==> flow/design.v <==
`timescale 1ns / 1ps
	module DFF_64_en(
	   input en,
	   input rst_n,
	   input [63:0] data_in,
	   input CLK,
	   output reg [63:0] data_out
	);
		   always@(posedge CLK or negedge rst_n ) begin
			  if(!rst_n)
					data_out <= 64'b0;
				else if(en)
					data_out <= data_in;
				end
	endmodule
	module Regfiles(
	   input [3:0] r0addr,
	   input [3:0] r1addr,
	   input wena,
	   input CLK,
	   input rst_n,
	   input [3:0] waddr,
	   input [63:0] wdata,
	   output reg [63:0] r0data,
	   output reg [63:0] r1data
	);
		localparam [3:0] R0  = 4'h0;
		localparam [3:0] R1  = 4'h1;
		localparam [3:0] R2  = 4'h2;
		localparam [3:0] R3  = 4'h3;
		localparam [3:0] R4  = 4'h4;
		localparam [3:0] R5  = 4'h5;
		localparam [3:0] R6  = 4'h6;
		localparam [3:0] R7  = 4'h7;
		localparam [3:0] R8  = 4'h8;
		localparam [3:0] R9  = 4'h9;
		localparam [3:0] RA  = 4'hA;
		localparam [3:0] RB  = 4'hB;	
		localparam [3:0] RC  = 4'hC;	
		localparam [3:0] RD  = 4'hD;
		localparam [3:0] RE  = 4'hE;	
		localparam [3:0] RF  = 4'hF;	
		wire [15:0] R_en;
		wire [63:0] DFF_out[0:15];
		assign R_en[0] = wena & (waddr == R0);				
		assign R_en[1] = wena & (waddr == R1);
		assign R_en[2] = wena & (waddr == R2);
		assign R_en[3] = wena & (waddr == R3);
		assign R_en[4] = wena & (waddr == R4);
		assign R_en[5] = wena & (waddr == R5);
		assign R_en[6] = wena & (waddr == R6);
		assign R_en[7] = wena & (waddr == R7);
		assign R_en[8] = wena & (waddr == R8);				
		assign R_en[9] = wena & (waddr == R9);
		assign R_en[10] = wena & (waddr == RA);
		assign R_en[11] = wena & (waddr == RB);
		assign R_en[12] = wena & (waddr == RC);
		assign R_en[13] = wena & (waddr == RD);
		assign R_en[14] = wena & (waddr == RE);
		assign R_en[15] = wena & (waddr == RF);
		genvar i;
		generate
				for(i=0;i<16;i=i+1)begin : GEN_REG
					DFF_64_en U_DFF(
					.en(R_en[i]),
					.rst_n(rst_n),
					.data_in(wdata),
					.CLK(CLK),
					.data_out(DFF_out[i])	
					);
				end
		endgenerate
		always@(*) begin
			r0data = 64'b0;
			r1data = 64'b0;
			case(r0addr) 
				R0: r0data = DFF_out[0];
				R1: r0data = DFF_out[1];			
				R2: r0data = DFF_out[2];		
				R3: r0data = DFF_out[3];
				R4: r0data = DFF_out[4];
				R5: r0data = DFF_out[5];
				R6: r0data = DFF_out[6];
				R7: r0data = DFF_out[7];
				R8: r0data = DFF_out[8];
				R9: r0data = DFF_out[9];			
				RA: r0data = DFF_out[10];		
				RB: r0data = DFF_out[11];
				RC: r0data = DFF_out[12];
				RD: r0data = DFF_out[13];
				RE: r0data = DFF_out[14];
				RF: r0data = DFF_out[15];
				default: r0data = 64'b0;
			endcase		
			case(r1addr) 
				R0: r1data = DFF_out[0];
				R1: r1data = DFF_out[1];			
				R2: r1data = DFF_out[2];		
				R3: r1data = DFF_out[3];
				R4: r1data = DFF_out[4];
				R5: r1data = DFF_out[5];
				R6: r1data = DFF_out[6];
				R7: r1data = DFF_out[7];
				R8: r1data = DFF_out[8];
				R9: r1data = DFF_out[9];			
				RA: r1data = DFF_out[10];		
				RB: r1data = DFF_out[11];
				RC: r1data = DFF_out[12];
				RD: r1data = DFF_out[13];
				RE: r1data = DFF_out[14];
				RF: r1data = DFF_out[15];
				default: r1data = 64'b0;
			endcase			
		end
endmodule
# Reports on Regfiles
# The steps from the RTL of Regfiles to its reports follow in flow order.
# Lines are those of the file above, counted from 1.
# Operators: Yosys type, input widths -> output width; for muxes data width and select width s.
# Not given: n/a
# design
top_module	Regfiles
clk_port	CLK
library	sky130hd
corner	tt_025C_1v80

# Elaborated design
# Source: Yosys, flattened and elaborated. Widths are those after wreduce; folded enables and synchronous resets count as part of the registers. Registers that Yosys merges into a memory's read port (data or address) are not register bits. Print and check cells do not count. Equal cells are merged and count once.
# op_classes
eq_ne	45
n_mux	2
logic	16
reduce_and_logical	3
# ops
op	n
$pmux 64 s16	2
$eq 4x4->1 const B	24
$eq 4x3->1 const B	12
$eq 4x2->1 const B	6
$and 1x1->1	16
$eq 4x1->1 const B	3
$logic_not 4->1	3
# word_totals
register_bits	1024
output_inout_bits	128

# Longest topological paths
# Yosys ltp: most cells in a row. Word level: on the elaborated netlist, between registers, memories and ports. Mapped: between sequential cells and ports; inverters and the memories' decode and read muxes count.
# logic_depth
word_depth	2
ABC_AREA	0
ltp_mapped	9

# After synthesis
# Source: synth_stat.txt of the flow (Yosys; design flattened, memories mapped). It holds for the ABC_AREA given above (unset counts as 0); a run with the other value may have another netlist.
# The area totals of this step are shown rounded.
# mapped
mapped_cells	4601
area_um2	53900
seq_area_um2	25620
flip_flops	1024
n_buf	458
# by_type
cell_type	n
sky130_fd_sc_hd__dfrtp_1	1024
sky130_fd_sc_hd__mux2_2	1081
sky130_fd_sc_hd__mux2i_1	277
sky130_fd_sc_hd__a22oi_1	362
sky130_fd_sc_hd__buf_2	216
sky130_fd_sc_hd__nor2_1	286
sky130_fd_sc_hd__a21oi_1	209
sky130_fd_sc_hd__o32a_1	103
sky130_fd_sc_hd__clkbuf_1	207
sky130_fd_sc_hd__o211ai_1	88
sky130_fd_sc_hd__o221ai_1	67
sky130_fd_sc_hd__nand2_1	143
sky130_fd_sc_hd__o22ai_1	66
sky130_fd_sc_hd__a221oi_1	47
sky130_fd_sc_hd__a31oi_1	64
sky130_fd_sc_hd__a2bb2oi_1	45
sky130_fd_sc_hd__nand2b_1	57
sky130_fd_sc_hd__nor2b_1	34
# Other cell types: 36; their cells: 225.
# The figures by module come from a second, unflattened synthesis with its own total; it is not the netlist above.
# hier_totals
cells_unflattened	4708
area_unflattened_um2	60490
# Each row is one instance without its submodules.
# by_module
module	n_inst	cells	mod_area_um2	mod_seq_area_um2
DFF_64_en	16	135	2679	1602
Regfiles	1	2548	17630	0.0

# Timing after synthesis
# OpenSTA on the mapped netlist: ideal clock, no wires. The path of least setup slack (recovery checks aside). Input and output delay are each 20% of the period. Register names are those of the netlist, which keeps one name where synthesis merged equal registers.
# synth_path
path_kind	input -> output
startpoint	input port r1addr[2]
endpoint	output port r1data[28]
period_ns	3.88
output_delay_ns	0.776
arrival_ns	2.242
required_ns	3.104
slack_ns	0.862
delay_ns	1.466
driving_pins	6
n_path_buf	2
period_less_setup_slack_ns	3.018
# "delay_ns" is the arrival time less input delay plus setup time.
# A path that ends at an output port has no setup time.
# "driving_pins": output pins that drive a net of the path, with the launching flip-flop's if there is one; two outputs of one cell count as two.
# "period_less_setup_slack_ns" is the clock period less the worst setup slack; recovery checks do not enter. This is arithmetic on one report: input and output delays are still those of the set period (20% each).
# Between the ends stands the longest chain of elaborated cells between them, by number of cells; it is not shown to be the way that was timed. Of several equally long chains one is given.
# Each line given opens the expression or statement behind the cell; cells for indexed reads and writes are added by Yosys, which also makes memories of some case tables.
# synth_via
path_cell_list	sky130_fd_sc_hd__buf_2 > sky130_fd_sc_hd__buf_2 > sky130_fd_sc_hd__mux2_2 > sky130_fd_sc_hd__a222oi_1 > sky130_fd_sc_hd__o221ai_1 > sky130_fd_sc_hd__o32a_1
elab_chain_cells	2
cells_between	17
lines_between	1
classes_between	15 x eq/ne; 1 x mux; 1 x reduce/logical
# synth_lines
element	line_no	text
from (decl)	18	input [3:0] r1addr,
$eq 4x4->1	95	case(r1addr)
$pmux 64 s16	95
to (decl)	25	output reg [63:0] r1data

# Timing after layout
# Path of least setup slack in the final report of job 1 (OpenROAD, finished layout, wires in). Where an end is a register, its clock arrival counts in the times.
# layout_path
path_kind	input -> output
startpoint	input port r1addr[2]
endpoint	output port r1data[15]
period_ns	4.04
output_delay_ns	0.81
arrival_ns	2.72
required_ns	3.23
slack_ns	0.51
driving_pins	9
n_path_buf	4
# Between the ends stands the longest chain of elaborated cells between them, by number of cells; it is not shown to be the way that was timed. Of several equally long chains one is given.
# layout_via
path_cell_list	sky130_fd_sc_hd__buf_16 > sky130_fd_sc_hd__buf_4 > sky130_fd_sc_hd__nor2b_1 > sky130_fd_sc_hd__a22oi_1 > sky130_fd_sc_hd__o211ai_1 > sky130_fd_sc_hd__nand2_1 > sky130_fd_sc_hd__a21oi_1 > sky130_fd_sc_hd__buf_4 > sky130_fd_sc_hd__dlygate4sd2_1
elab_chain_cells	2
cells_between	17
lines_between	1
classes_between	15 x eq/ne; 1 x mux; 1 x reduce/logical
# layout_lines
element	line_no	text
from (decl)	18	input [3:0] r1addr,
$eq 4x4->1	95	case(r1addr)
$pmux 64 s16	95
to (decl)	25	output reg [63:0] r1data

# Design Regfiles on sky130hd. What follows are 2 stored runs of the flow, each under its own settings; their order means nothing. The constraints put input and output delay at 20% of the set period each and load the outputs with 0.01 pF.
# "period_reached_ns" means the clock period less the worst setup slack. The figure is calculated, with input and output delays left at 20% of the set period.
# "critical_path_time_ns" is the time allowed to the run's worst setup path (the clock period less input and output delay, where it has them) less its slack. Clock arrival times count: a late capture clock shortens it, a late launch clock lengthens it.
# "design_power_uw" rests on the timing tool's default activity at the inputs, not on a simulated workload.
# The results are shown rounded.
# Settings: - = not set for that run.
setting or result,job 1,job 2
period_ns,4.04,2.36
CORE_UTILIZATION,59,24
SETUP_SLACK_MARGIN,0.84,-
CORE_MARGIN,8,2
CELL_PAD_IN_SITES_DETAIL_PLACEMENT,0,1
TNS_END_PERCENT,45,-
GPL_ROUTABILITY_DRIVEN,1,-
CTS_CLUSTER_DIAMETER,357,-
CAP_MARGIN,10,0
SLEW_MARGIN,20,20
PLACE_DENSITY_LB_ADDON,-,0.15
CORE_ASPECT_RATIO,-,1.87
MAX_ROUTING_LAYER,-,met5
critical_path_time_ns,1.91,2.55
worstPathKind,input -> output,register -> output
design_die_area_um2,101300,228600
post_synth_area_um2,53900,53900
period_reached_ns,3.530,3.023
design_power_uw,33170,59990
cell_area_final_um2,68270,78140
final_setup_ws_ns,0.510,-0.663
