==> flow/design.v <==
module ALU32 (
    input  wire        CLK,
    input  wire        RST,       
    input  wire        EN,        
    input  wire [1:0]  OPcode_in,
    input  wire        ADD_SUB_in,
    input  wire        LRshift_in,
    input  wire [31:0] A,
    input  wire [31:0] B,
    output reg  [31:0] Result
);
    reg [1:0] OPcode;
    reg       ADD_SUB;
    reg       LRshift;
    always @(posedge CLK) begin
        if (RST) begin
            OPcode  <= 2'b00;
            ADD_SUB <= 1'b0;
            LRshift <= 1'b0;
        end
        else if (EN) begin
            OPcode  <= OPcode_in;
            ADD_SUB <= ADD_SUB_in;
            LRshift <= LRshift_in;
        end
    end
    always @(*) begin
        case (OPcode)
            2'b00: begin
                if (ADD_SUB == 1'b0)
                    Result = A + B;
                else
                    Result = A - B;
            end
            2'b01: begin
                if (LRshift == 1'b0)
                    Result = A << 1;    
                else
                    Result = A >> 1;    
            end
            2'b10: begin
                Result = A & B;
            end
            2'b11: begin
                Result = A | B;
            end
            default: begin
                Result = 32'b0;
            end
        endcase
    end
endmodule
* Reports on ALU32 *
What the tools print for ALU32, step after step.
Line numbers count from 1 in the design file above.
Cell names lack the library's common part.
Not given: n/a

set-up
  top = ALU32
  clock = CLK
  cell library = sky130hd
  corner = tt_025C_1v80

* After elaboration *
Source: Yosys, flattened and elaborated, memories not mapped. Widths are those after wreduce; folded enables and synchronous resets count as part of the registers. Registers that Yosys merges into a memory's read port (data or address) are not register bits. Print and check cells do not count. Equal cells are merged and count once.

operators by class
  add/sub/neg operators = 2
  equality and inequality tests = 3
  muxes and demuxes = 3
  bitwise operators = 2
  reductions and logical operators = 1

operator list
  cell                                                      count
  32-bit case mux with 4-bit select                         1
  32-bit 2-to-1 mux                                         2
  32-bit adder                                              1
  32-bit subtractor                                         1
  32-bit bitwise AND                                        1
  32-bit bitwise OR                                         1
  2-bit == test with constant B                             2
  2-bit by 1-bit == test with 1-bit output with constant B  1
  2-bit zero test                                           1

storage and ports
  flip-flop bits (word level) = 4
  input port bits = 71
  output and inout port bits = 32
  elaborated cells = 14

* Depth *
Yosys ltp: most cells in a row. Word level: on the elaborated netlist, between registers, memories and ports. Mapped: between sequential cells and ports; inverters and the memories' decode and read muxes count.

logic depth
  word-level depth = 3
  ABC_AREA = 1
  depth in mapped cells = 23
  gate-level depth less buffers = 23

* Mapped cells and area *
The flow's flattened synthesis, as Yosys stat reports it; memories are mapped. The netlist is that of the ABC_AREA named above (0 if unset); the other value can give another one.
Totals and module areas in this step are rounded.

cells by type
  cell type  count  total area (sq um)
  nand2_1    295    1.11E+03
  inv_1      178    668.141
  ha_1       34     425.408
  a21oi_1    72     360.346
  xor2_1     37     324.061
  nor2_1     79     296.534
  nand3_1    53     265.254
  o21ai_0    52     260.25
  a311oi_1   15     131.376
  a31oi_1    14     87.584
  nand2_2    14     87.584
  nor2_2     14     87.584
  dfxtp_1    4      80.077
  nor2_4     7      78.826
  nand4_1    10     62.56
  inv_2      16     60.058
  nor3_1     11     55.053
  nand3_2    5      50.048

Other cell types: 18; their cells: 50.

mapped netlist
  cell count = 960
  cell area after synthesis = 4838 sq um
  sequential area = 80.1 sq um
  flip-flop cells = 4
  buffers = 19

* Worst setup path after synthesis *
Source: OpenSTA report_checks on the synthesized netlist (no wires, ideal clock, input and output delay 20% of the period each), path of least setup slack; recovery checks are left aside. Register names are those of the netlist, which keeps one name where synthesis merged equal registers.

timing after synthesis
  path type = input to output
  from = input B[0]
  to = output Result[27]
  period = 7.35 ns
  input delay = 1.470 ns
  arrival time = 3.618 ns
  data required time = 5.880 ns
  path slack = 2.262 ns
  path delay = 2.148 ns
  stages = 20
  synthesis period reached = 5.088 ns

"path delay" = arrival - input delay + setup time.
A path that ends at an output port has no setup time.
"stages" counts driving pins, that of a launching flip-flop among them; a cell with two outputs on the path counts twice.
"synthesis period reached" is the clock period less the worst setup slack; recovery checks do not enter. This is arithmetic on one report: input and output delays are still those of the set period (20% each).
The rows between start and end are the longest chain of elaborated cells between them; the timing report does not say that the signal goes this way. Where chains are equally long, one stands for them.
A line is the first line of the expression or statement that the cell stems from. Yosys adds cells for indexed reads and writes and turns some case tables into memories.

on the way, after synthesis
  cell sequence = inv_1 ha_1 nand3_2 nor2_4 nand2_4 nor2_4 nand3_2 o21ai_2 xor2_1 ha_1 nand2_1 nor2_1 inv_1 nor3_1 nand2_1 nand2_1 nand2_1 nand2_1 nand2_1 nand2_1
  cells in the longest elaborated chain = 3
  elaborated cells on any way between the ends = 4

RTL lines, path after synthesis
  element                            line  source
  start: declaration                 9     input  wire [31:0] B,
  32-bit adder                       31    Result = A + B;
  32-bit 2-to-1 mux                  30    if (ADD_SUB == 1'b0)
  32-bit case mux with 4-bit select  28    case (OPcode)
  end: declaration                   10    output reg  [31:0] Result

* Timing after layout *
From the final timing report of run A: the path of least setup slack in the routed layout; clock arrival at registers is part of the times.

timing after layout
  path type = input to output
  from = input B[0]
  to = output Result[14]
  period = 8.28 ns
  input delay = 1.66 ns
  arrival time = 5.37 ns
  data required time = 6.62 ns
  path slack = 1.25 ns
  stages = 15

The rows between start and end are the longest chain of elaborated cells between them; the timing report does not say that the signal goes this way. Where chains are equally long, one stands for them.

on the way, after layout
  cell sequence = clkdlybuf4s50_1 inv_1 ha_1 o21ai_0 fa_1 nand3_1 nand3_2 nand2_1 nand2_1 nand2_1 nand2_1 xor2_1 nand2_1 nand3_1 clkdlybuf4s50_1
  cells in the longest elaborated chain = 3
  elaborated cells on any way between the ends = 4

RTL lines, path after layout
  element                            line  source
  start: declaration                 9     input  wire [31:0] B,
  32-bit adder                       31    Result = A + B;
  32-bit 2-to-1 mux                  30    if (ADD_SUB == 1'b0)
  32-bit case mux with 4-bit select  28    case (OPcode)
  end: declaration                   10    output reg  [31:0] Result

## Implementation results

Top module ALU32; platform sky130hd; tools Yosys and OpenROAD; 2 stored runs in no particular order. Input and output delays are each 20% of the period that was set; the output load is 0.01 pF.
By "clock period reached" is meant the clock period of the run minus its worst setup slack. This is arithmetic on one report: input and output delays are still those of the set period (20% each).
"total power after layout": no workload was simulated; the value follows from the tool's default switching activity.
Values from the reports are rounded here.
A setting shown as . is not set for that run.
Results: . = not shown.

name                                      run A   run B
period_ns                                 8.28    4.74
CORE_UTILIZATION                          37      50
SETUP_SLACK_MARGIN                        1.08    0.31
PLACE_DENSITY                             0.62    .
CORE_MARGIN                               2       2
CELL_PAD_IN_SITES_GLOBAL_PLACEMENT        2       3
ABC_AREA                                  1       1
GPL_TIMING_DRIVEN                         1       1
GPL_ROUTABILITY_DRIVEN                    1       0
SLEW_MARGIN                               20      5
MAX_ROUTING_LAYER                         met4    .
CAP_MARGIN                                20      0
PLACE_DENSITY_LB_ADDON                    .       0.14
CORE_ASPECT_RATIO                         .       0.96
TNS_END_PERCENT                           .       20
CTS_CLUSTER_SIZE                          .       93
MIN_ROUTING_LAYER                         .       met2
synthesis area (sq um)                    4838    .
clock period reached (ns)                 7.029   .
total power after layout (mW)             0.7093  .
setup slack of the critical path (ns)     1.251   .
standard-cell area after routing (sq um)  6176    .
total die area (sq um)                    14010   .
post-layout utilization (%)               48.7    .

Run B: incomplete, placement halted on FLW-0024
